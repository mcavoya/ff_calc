==> flow/design.v <==
module ffCalc (
	input clk,					 
	input strobe,				 
	input [3:0] token,			 
	output ready,				 
	output [3:0] answer			 
);
	parameter token_ADD	= 4'hA;
	parameter token_SUB	= 4'hB;
	parameter token_MUL	= 4'hC;
	parameter token_DIV	= 4'hD;
	parameter token_EQU	= 4'hE;
	parameter token_CLR	= 4'hF;
	parameter fsm_IDLE			= 3'd0;  
	parameter fsm_WAIT			= 3'd1;  
	parameter fsm_CALC			= 3'd2;  
	parameter fsm_PUSH_NUMBER	= 3'd3;  
	parameter fsm_EXECUTE		= 3'd4;  
	wire rd_en;					 
	wire shunt_yard_ready;		 
	wire [3:0] output_queue;	 
	ShuntingYard shunt_yard(
		.clk(clk),
		.rd_en(rd_en),
		.wr_en(strobe),
		.token(token),
		.ready(shunt_yard_ready),
		.output_queue(output_queue)
	);
	wire clear = strobe & (token_CLR==token);
	wire is_equal = (token_EQU==token);
	wire is_number = (output_queue < 4'hA);
	wire is_finished = (token_EQU==output_queue);
    reg [2:0] state = fsm_IDLE;
    reg [2:0] next_state = fsm_IDLE;
    always @(posedge clk) begin
      if (clear) state <= fsm_IDLE;
      else state <= next_state;
    end
    always @* begin
      case (state)
        fsm_IDLE  : if (strobe) next_state = fsm_WAIT;
					else next_state = fsm_IDLE;
		fsm_WAIT : if (shunt_yard_ready) next_state = is_equal ? fsm_CALC : fsm_IDLE;
				   else next_state = fsm_WAIT;
        fsm_CALC : if (is_number) next_state = fsm_PUSH_NUMBER;
				   else next_state = is_finished ? fsm_IDLE : fsm_EXECUTE;
        fsm_PUSH_NUMBER : next_state = fsm_CALC;
		fsm_EXECUTE : next_state = fsm_CALC;
        default: next_state = fsm_IDLE;
      endcase
    end
	assign ready = (fsm_IDLE==state);
	assign rd_en = (fsm_PUSH_NUMBER==state) | (fsm_EXECUTE==state);
	reg [3:0] stack[0:7];
    always @(posedge clk) begin
		if (fsm_PUSH_NUMBER==state) stack[stack_pointer] <= output_queue;
		else if (fsm_EXECUTE==state) stack[stack_pointer-2] <= accumulator;
	end
	reg [2:0] stack_pointer = 3'd0;
    always @(posedge clk) begin
		if (clear) stack_pointer <= 3'd0;
		else if (fsm_PUSH_NUMBER==state) stack_pointer <= stack_pointer + 1'd1;
		else if (fsm_EXECUTE==state) stack_pointer <= stack_pointer - 1'd1;
	end
	reg [3:0] accumulator;
	always @* begin
		case (output_queue)
			token_ADD : accumulator = stack[stack_pointer-2] + stack[stack_pointer-1];
			token_SUB : accumulator = stack[stack_pointer-2] - stack[stack_pointer-1];
			token_MUL : accumulator = stack[stack_pointer-2] * stack[stack_pointer-1];
			token_DIV : accumulator = stack[stack_pointer-2] / stack[stack_pointer-1];
			default : accumulator = 4'd0;
		endcase
	end
	reg [3:0] answer = 4'd0;
    always @(posedge clk) begin
		if (clear) answer <= 4'd0;
		else if (fsm_EXECUTE==state) answer <= accumulator;
	end
endmodule
module ShuntingYard (
	input clk,					 
	input rd_en,				 
	input wr_en,				 
	input [3:0] token,			 
	output ready,				 
	output [3:0] output_queue	 
);
	parameter token_ADD	= 4'hA;
	parameter token_SUB	= 4'hB;
	parameter token_MUL	= 4'hC;
	parameter token_DIV	= 4'hD;
	parameter token_EQU	= 4'hE;
	parameter token_CLR	= 4'hF;
	parameter fsm_IDLE			= 3'd0;	 
	parameter fsm_PUSH_NUMBER	= 3'd1;	 
	parameter fsm_OPERATOR		= 3'd2;	 
	parameter fsm_PUSH_FUNCTION	= 3'd3;  
	parameter fsm_POP_FUNCTION  = 3'd4;  
	wire clear = wr_en & (token_CLR==token);
	wire is_number = (token < 4'hA);
	wire is_equal = (token_EQU==token);
	wire pop = (stack_pointer>0) && (  
		(token_ADD==token) ||
		(token_SUB==token) ||
		((token_MUL[3:1]==token[3:1]) && (token_MUL[3:1]==stack[stack_pointer-1][3:1])) ||
		(token_EQU==token)
	);
	reg [2:0] state = fsm_IDLE;
	reg [2:0] next_state = fsm_IDLE;
	always @(posedge clk) begin
	  if (clear) state <= fsm_IDLE;
	  else state <= next_state;
	end
	always @* begin
	  case (state)
			fsm_IDLE  :
				if (wr_en) next_state = is_number ? fsm_PUSH_NUMBER : fsm_OPERATOR;
				else next_state = fsm_IDLE;
			fsm_PUSH_NUMBER :
				next_state = fsm_IDLE;
			fsm_OPERATOR :
				if (pop) next_state = fsm_POP_FUNCTION;
				else next_state = is_equal ? fsm_PUSH_NUMBER : fsm_PUSH_FUNCTION;  
			fsm_POP_FUNCTION : next_state = fsm_OPERATOR;  
			fsm_PUSH_FUNCTION : next_state = fsm_IDLE;  
			default: next_state = fsm_IDLE;
	  endcase
	end
	assign ready = (fsm_IDLE==state);
	reg [3:0] queue[0:15];
	always @(posedge clk) begin
		if (fsm_PUSH_NUMBER==state) queue[wr_index] <= token;
		else if (fsm_POP_FUNCTION==state) queue[wr_index] <= stack[stack_pointer-1];
	end
	reg [3:0] wr_index = 4'd0;
	always @(posedge clk) begin
		if (clear) wr_index <= 4'd0;
		else if ((fsm_PUSH_NUMBER==state) || (fsm_POP_FUNCTION==state)) wr_index <= wr_index + 1'd1;
	end
	reg [3:0] rd_index = 4'd0;
	always @(posedge clk) begin
		if (clear) rd_index <= 4'd0;
		else if (rd_en) rd_index <= rd_index + 1'd1;
	end
	assign output_queue = queue[rd_index];
	reg [3:0] stack[0:7];
	always @(posedge clk) begin
		if (fsm_PUSH_FUNCTION==state) stack[stack_pointer] <= token;
	end
	reg [2:0] stack_pointer = 3'd0;
	always @(posedge clk) begin
		if (clear) stack_pointer <= 3'd0;
		else if (fsm_PUSH_FUNCTION==state) stack_pointer <= stack_pointer + 1'd1;
		else if (fsm_POP_FUNCTION==state) stack_pointer <= stack_pointer - 1'd1;
	end
endmodule
# Reports on ffCalc
# The steps from the RTL of ffCalc to its reports follow in flow order.
# Lines are those of the file above, counted from 1.
# Operators: Yosys type, input widths -> output width; for muxes data width and select width s.
# Library cell names are shortened.
# A cell with n/a has no value.
[inputs]
design = "ffCalc"
clock = "clk"
cell_library = "sky130hd"
corner = "tt_025C_1v80"

# Word level
# Counts by Yosys on the flattened word-level netlist (proc, flatten, opt, wreduce; memories kept). Register bits leave out memories and registers merged into their read ports (data or address). Print and check cells are left out.
# Yosys's memory passes give these memory sizes; they may raise the number of words (mostly to a power of two), join words into wider ones and drop unused or constant bits.
[bits]
mem_count = 3
in_bits = 6
register_bits = 24
mem_bits_rw = 128
out_inout_bits = 5
word_cells = 101
[op_classes]
mul = 1
logic = 3
n_cmp = 3
mux = 38
div = 1
eq_ne = 22
n_addsub = 11
reduce_and_logical = 12
[memory_table]
columns = ["memory", "words", "word_bits", "read_ports", "wr", "line_no", "source"]
rows = [
  ["shunt_yard.queue", 16, 4, 1, 1, 132, "reg [3:0] queue[0:15];"],
  ["shunt_yard.stack", 8, 4, 1, 1, 148, "reg [3:0] stack[0:7];"],
  ["stack", 8, 4, 2, 1, 55, "reg [3:0] stack[0:7];"],
]
[ops]
columns = ["cell", "n"]
rows = [
  ["$mux 3", 13],
  ["$mux 4", 9],
  ["$eq 4x4->1 const A", 5],
  ["$div 4x4->4", 1],
  ["$eq 4x4->1 const B", 4],
  ["$mul 4x4->4", 1],
  ["$pmux 4 s4", 1],
  ["$sub 3x1->3 const B", 4],
  ["$eq 3x3->1 const A", 4],
  ["$pmux 3 s4", 1],
  ["$eq 3x2->1 const B", 3],
  ["$pmux 3 s3", 1],
  ["$mux 1", 9],
  ["$add 4x1->4 const B", 2],
  ["$lt 4x4->1 const B", 2],
  ["$mux 2", 4],
  ["$eq 2x3->1 const A", 2],
  ["$add 3x1->3 const B", 2],
  ["$eq 3x3->1 const B", 2],
  ["$logic_not 3->1", 2],
  ["$logic_or 1x1->1", 4],
  ["$reduce_bool 2->1", 2],
  ["$add 4x4->4", 1],
  ["$sub 4x4->4", 1],
  ["$reduce_or 4->1", 1],
  ["$eq 1x3->1 const A", 1],
  ["$gt 3x1->1 const B", 1],
  ["$eq 3x1->1 const B", 1],
]
# Other operator kinds: 5; their cells: 7.

# Logic depth
# Depth = most cells in a row (Yosys ltp): at word level without a register or memory, in the mapped netlist without a sequential cell, where the memories' decode and read muxes count.
[depth]
word_depth = 7
ABC_AREA = 0
ltp_mapped = 28
ltp_nobuf = 25

# Mapped cells and area
# Source: synth_stat.txt of the flow (Yosys; design flattened, memories mapped). It holds for the ABC_AREA given above (unset counts as 0); a run with the other value may have another netlist.
[by_type]
columns = ["type", "n", "area_total_um2"]
rows = [
  ["edfxtp_1", 128, 3.84E+03],
  ["mux4_2", 33, 743.213],
  ["dfxtp_1", 24, 480.461],
  ["ha_1", 32, 400.384],
  ["mux2i_1", 32, 320.307],
  ["nor2_1", 58, 217.709],
  ["nand2_1", 33, 123.869],
  ["a21oi_1", 23, 115.11],
  ["xnor2_1", 12, 105.101],
  ["xor2_1", 9, 78.826],
  ["nor3_1", 13, 65.062],
  ["nor3b_1", 8, 60.058],
  ["buf_6", 5, 56.304],
  ["inv_1", 15, 56.304],
  ["a221oi_1", 5, 43.792],
  ["nand2b_1", 7, 43.792],
  ["o21ai_0", 8, 40.038],
  ["o21ai_1", 8, 40.038],
]
# Not listed: further types 38, cells in them 95.
[synth_totals]
mapped_cells = 548
mapped_area_mm2 = 0.0074897
sequential_area_mm2 = 0.0043241
buf_cells = 28
ff_cells = 152
# The figures by module come from a second, unflattened synthesis with its own total; it is not the netlist above.
[unflattened]
cells_unflattened = 584
hier_area_mm2 = 0.0077725
# Each row is one instance without its submodules.
[by_module]
columns = ["module", "cells", "mod_area_mm2", "seq_area_mm2", "instances"]
rows = [
  ["ShuntingYard", 274, 0.0046244, 0.003163, 1],
  ["ffCalc", 310, 0.003148, 0.0011611, 1],
]

# Timing after synthesis
# OpenSTA on the mapped netlist: ideal clock, no wires. The path of least setup slack (recovery checks aside). Input and output delay are each 20% of the period. Register names are those of the netlist, which keeps one name where synthesis merged equal registers.
[synth_timing]
kind = "register to register"
from = "reg stack_pointer[1]"
to = "mem stack[0][0]"
required_time_ps = 6644
t_first_pin_ps = 0
stages = 28
t_arrival_ps = 5954
tclk_ps = 6930
n_path_buf = 3
path_delay_ps = 6240
path_slack_ps = 690
setup_ps = 286
period_less_setup_slack_ps = 6240
# "path_delay_ps" is the arrival time less input delay plus setup time.
# "stages": output pins that drive a net of the path, with the launching flip-flop's if there is one; two outputs of one cell count as two.
# "period_less_setup_slack_ps" = period - worst setup slack (recovery checks aside). The figure is calculated, with input and output delays left at 20% of the set period.
# The rows between start and end are the longest chain of elaborated cells between them; the timing report does not say that the signal goes this way. Where chains are equally long, one stands for them.
# Each line given opens the expression or statement behind the cell; cells for indexed reads and writes are added by Yosys, which also makes memories of some case tables.
# A memory read counts as a cell of the chain, while the word-level depth stops at memories.
# At most two assigning lines are given for a register; there are more.
# Ways into the end's enable are left out, as the timed path ends at the data pin.
[synth_via]
path_cell_list = "dfxtp_1 clkbuf_1 inv_1 ha_1 buf_4 buf_6 mux4_2 mux2i_1 ha_1 o2111a_1 a21oi_1 ha_1 o21a_1 o211a_2 nor2_1 a21oi_1 ha_1 o21a_1 o21a_1 o21ai_1 o21ai_0 ha_1 a21o_1 a21o_1 a211o_1 nor4bb_1 o21ai_1 nand2_1"
elab_chain_len = 7
cone_cells = 11
classes_between = "4 x add/sub; 1 x mul; 1 x div; 4 x mux; 1 x memory"
[synth_lines]
columns = ["item", "line_no", "source"]
rows = [
  ["start, declared", 60, "reg [2:0] stack_pointer = 3'd0;"],
  ["start, assigned", 63, "else if (fsm_PUSH_NUMBER==state) stack_pointer <= stack_pointer + 1'd1;"],
  ["start, assigned", 64, "else if (fsm_EXECUTE==state) stack_pointer <= stack_pointer - 1'd1;"],
  ["$sub 3x2->3", 72, "token_DIV : accumulator = stack[stack_pointer-2] / stack[stack_pointer-1];"],
  ["$mem_v2 8x4", 55, "reg [3:0] stack[0:7];"],
  ["$div 4x4->4", 72, ""],
  ["$pmux 4 s4", 68, "case (output_queue)"],
  ["$mux 4", 58, "else if (fsm_EXECUTE==state) stack[stack_pointer-2] <= accumulator;"],
  ["$mux 4", 57, "if (fsm_PUSH_NUMBER==state) stack[stack_pointer] <= output_queue;"],
  ["$mux 4", "n/a", ""],
  ["end, declared", 55, ""],
]

# Timing after layout
# From the final timing report of flow run A: the path of least setup slack in the routed layout; clock arrival at registers is part of the times.
# The report prints the path's times to 10 ps; the period is as set.
[layout_timing]
kind = "register to register"
from = "reg stack_pointer[0]"
to = "mem stack[2][0]"
tclk_ps = 11300
stages = 25
t_first_pin_ps = 420
path_slack_ps = 3790
n_path_buf = 0
t_arrival_ps = 7630
setup_ps = 300
required_time_ps = 11420
# The rows between start and end are the longest chain of elaborated cells between them; the timing report does not say that the signal goes this way. Where chains are equally long, one stands for them.
# A memory read counts as a cell of the chain, while the word-level depth stops at memories.
# At most two assigning lines are given for a register; there are more.
# Ways into the end's enable are left out, as the timed path ends at the data pin.
[layout_via]
path_cell_list = "dfxtp_1 inv_2 ha_1 mux4_2 mux2i_1 ha_1 o2111a_1 a21oi_1 ha_1 o21a_1 o211a_2 a21oi_1 ha_1 o21a_1 o21a_1 o21ai_1 nand2_1 o21ai_0 ha_1 a21o_1 a21o_1 a211o_1 nor4bb_1 o21ai_1 nand2_1"
elab_chain_len = 7
cone_cells = 11
classes_between = "4 x add/sub; 1 x mul; 1 x div; 4 x mux; 1 x memory"
[layout_lines]
columns = ["item", "line_no", "source"]
rows = [
  ["start, declared", 60, "reg [2:0] stack_pointer = 3'd0;"],
  ["start, assigned", 63, "else if (fsm_PUSH_NUMBER==state) stack_pointer <= stack_pointer + 1'd1;"],
  ["start, assigned", 64, "else if (fsm_EXECUTE==state) stack_pointer <= stack_pointer - 1'd1;"],
  ["$sub 3x2->3", 72, "token_DIV : accumulator = stack[stack_pointer-2] / stack[stack_pointer-1];"],
  ["$mem_v2 8x4", 55, "reg [3:0] stack[0:7];"],
  ["$div 4x4->4", 72, ""],
  ["$pmux 4 s4", 68, "case (output_queue)"],
  ["$mux 4", 58, "else if (fsm_EXECUTE==state) stack[stack_pointer-2] <= accumulator;"],
  ["$mux 4", 57, "if (fsm_PUSH_NUMBER==state) stack[stack_pointer] <= output_queue;"],
  ["$mux 4", "n/a", ""],
  ["end, declared", 55, ""],
]

Wiki page: ffCalc / flow data

Measured data: module ffCalc, platform sky130hd, 2 stored runs of the flow under differing settings, order arbitrary. Input and output delays are each 20% of the period that was set; the output load is 0.01 pF.
"worst_path_allowed_less_slack_ps" = time allowed to the worst setup path (clock period - input delay - output delay, where it has them) - its slack; a late launch clock adds to it, a late capture clock takes from it.
"worst_path_allowed_less_slack_ps" is given in steps of 10 ps.

# flow run A
==> flow/run.sh <==
#!/bin/bash
# the make line also repeats the synthesis and layout settings of config.mk as NAME=value (left out here)
make -C /OpenROAD-flow-scripts/flow DESIGN_CONFIG=/design/flow/config.mk WORK_HOME=/design/flow/orfs CLKGATE_MAP_FILE= finish
==> flow/config.mk <==
export PLATFORM = sky130hd
export DESIGN_NAME = ffCalc
export DESIGN_NICKNAME = ffCalc
export VERILOG_FILES = /design/flow/design.v
export SDC_FILE = /design/flow/constraint.sdc
export NUM_CORES = 4
export LEC_CHECK = 0
export CAP_MARGIN = 20
export CORE_MARGIN = 2
export CORE_UTILIZATION = 40
export SLEW_MARGIN = 20
==> flow/constraint.sdc <==
create_clock -name core_clock -period 11.3 [get_ports {clk}]
set_input_delay 2.2600 -clock core_clock [delete_from_list [all_inputs] [get_ports {clk}]]
set_output_delay 2.2600 -clock core_clock [all_outputs]
set_load 0.01 [all_outputs]

==> flow run A: results <==
die_footprint_mm2=0.0198345
stdcell_area_mm2=0.0083655
hold_ws_ps=462
yosys.chip_area_mm2=0.0074897
ws_setup_ps=3790
worst_path_allowed_less_slack_ps=7510
critical_path_type="register to register"

# flow run B
==> flow/run.sh <==
#!/bin/bash
# the make line also repeats the synthesis and layout settings of config.mk as NAME=value (left out here)
make -C /OpenROAD-flow-scripts/flow DESIGN_CONFIG=/design/flow/config.mk WORK_HOME=/design/flow/orfs CLKGATE_MAP_FILE= finish
==> flow/config.mk <==
export PLATFORM = sky130hd
export DESIGN_NAME = ffCalc
export DESIGN_NICKNAME = ffCalc
export VERILOG_FILES = /design/flow/design.v
export SDC_FILE = /design/flow/constraint.sdc
export NUM_CORES = 4
export LEC_CHECK = 0
export ABC_AREA = 1
export CAP_MARGIN = 35
export CORE_ASPECT_RATIO = 1.05
export CORE_MARGIN = 4
export CORE_UTILIZATION = 43
export GPL_ROUTABILITY_DRIVEN = 0
export MAX_ROUTING_LAYER = met5
export PLACE_DENSITY_LB_ADDON = 0.07
export SLEW_MARGIN = 20
export TNS_END_PERCENT = 60
==> flow/constraint.sdc <==
create_clock -name core_clock -period 5.82 [get_ports {clk}]
set_input_delay 1.1640 -clock core_clock [delete_from_list [all_inputs] [get_ports {clk}]]
set_output_delay 1.1640 -clock core_clock [all_outputs]
set_load 0.01 [all_outputs]

==> flow run B: results <==
die_footprint_mm2=0.0209907
stdcell_area_mm2=0.0089611
hold_ws_ps=488
yosys.chip_area_mm2=0.0080565
ws_setup_ps=526
worst_path_allowed_less_slack_ps=5290
critical_path_type="register to register"
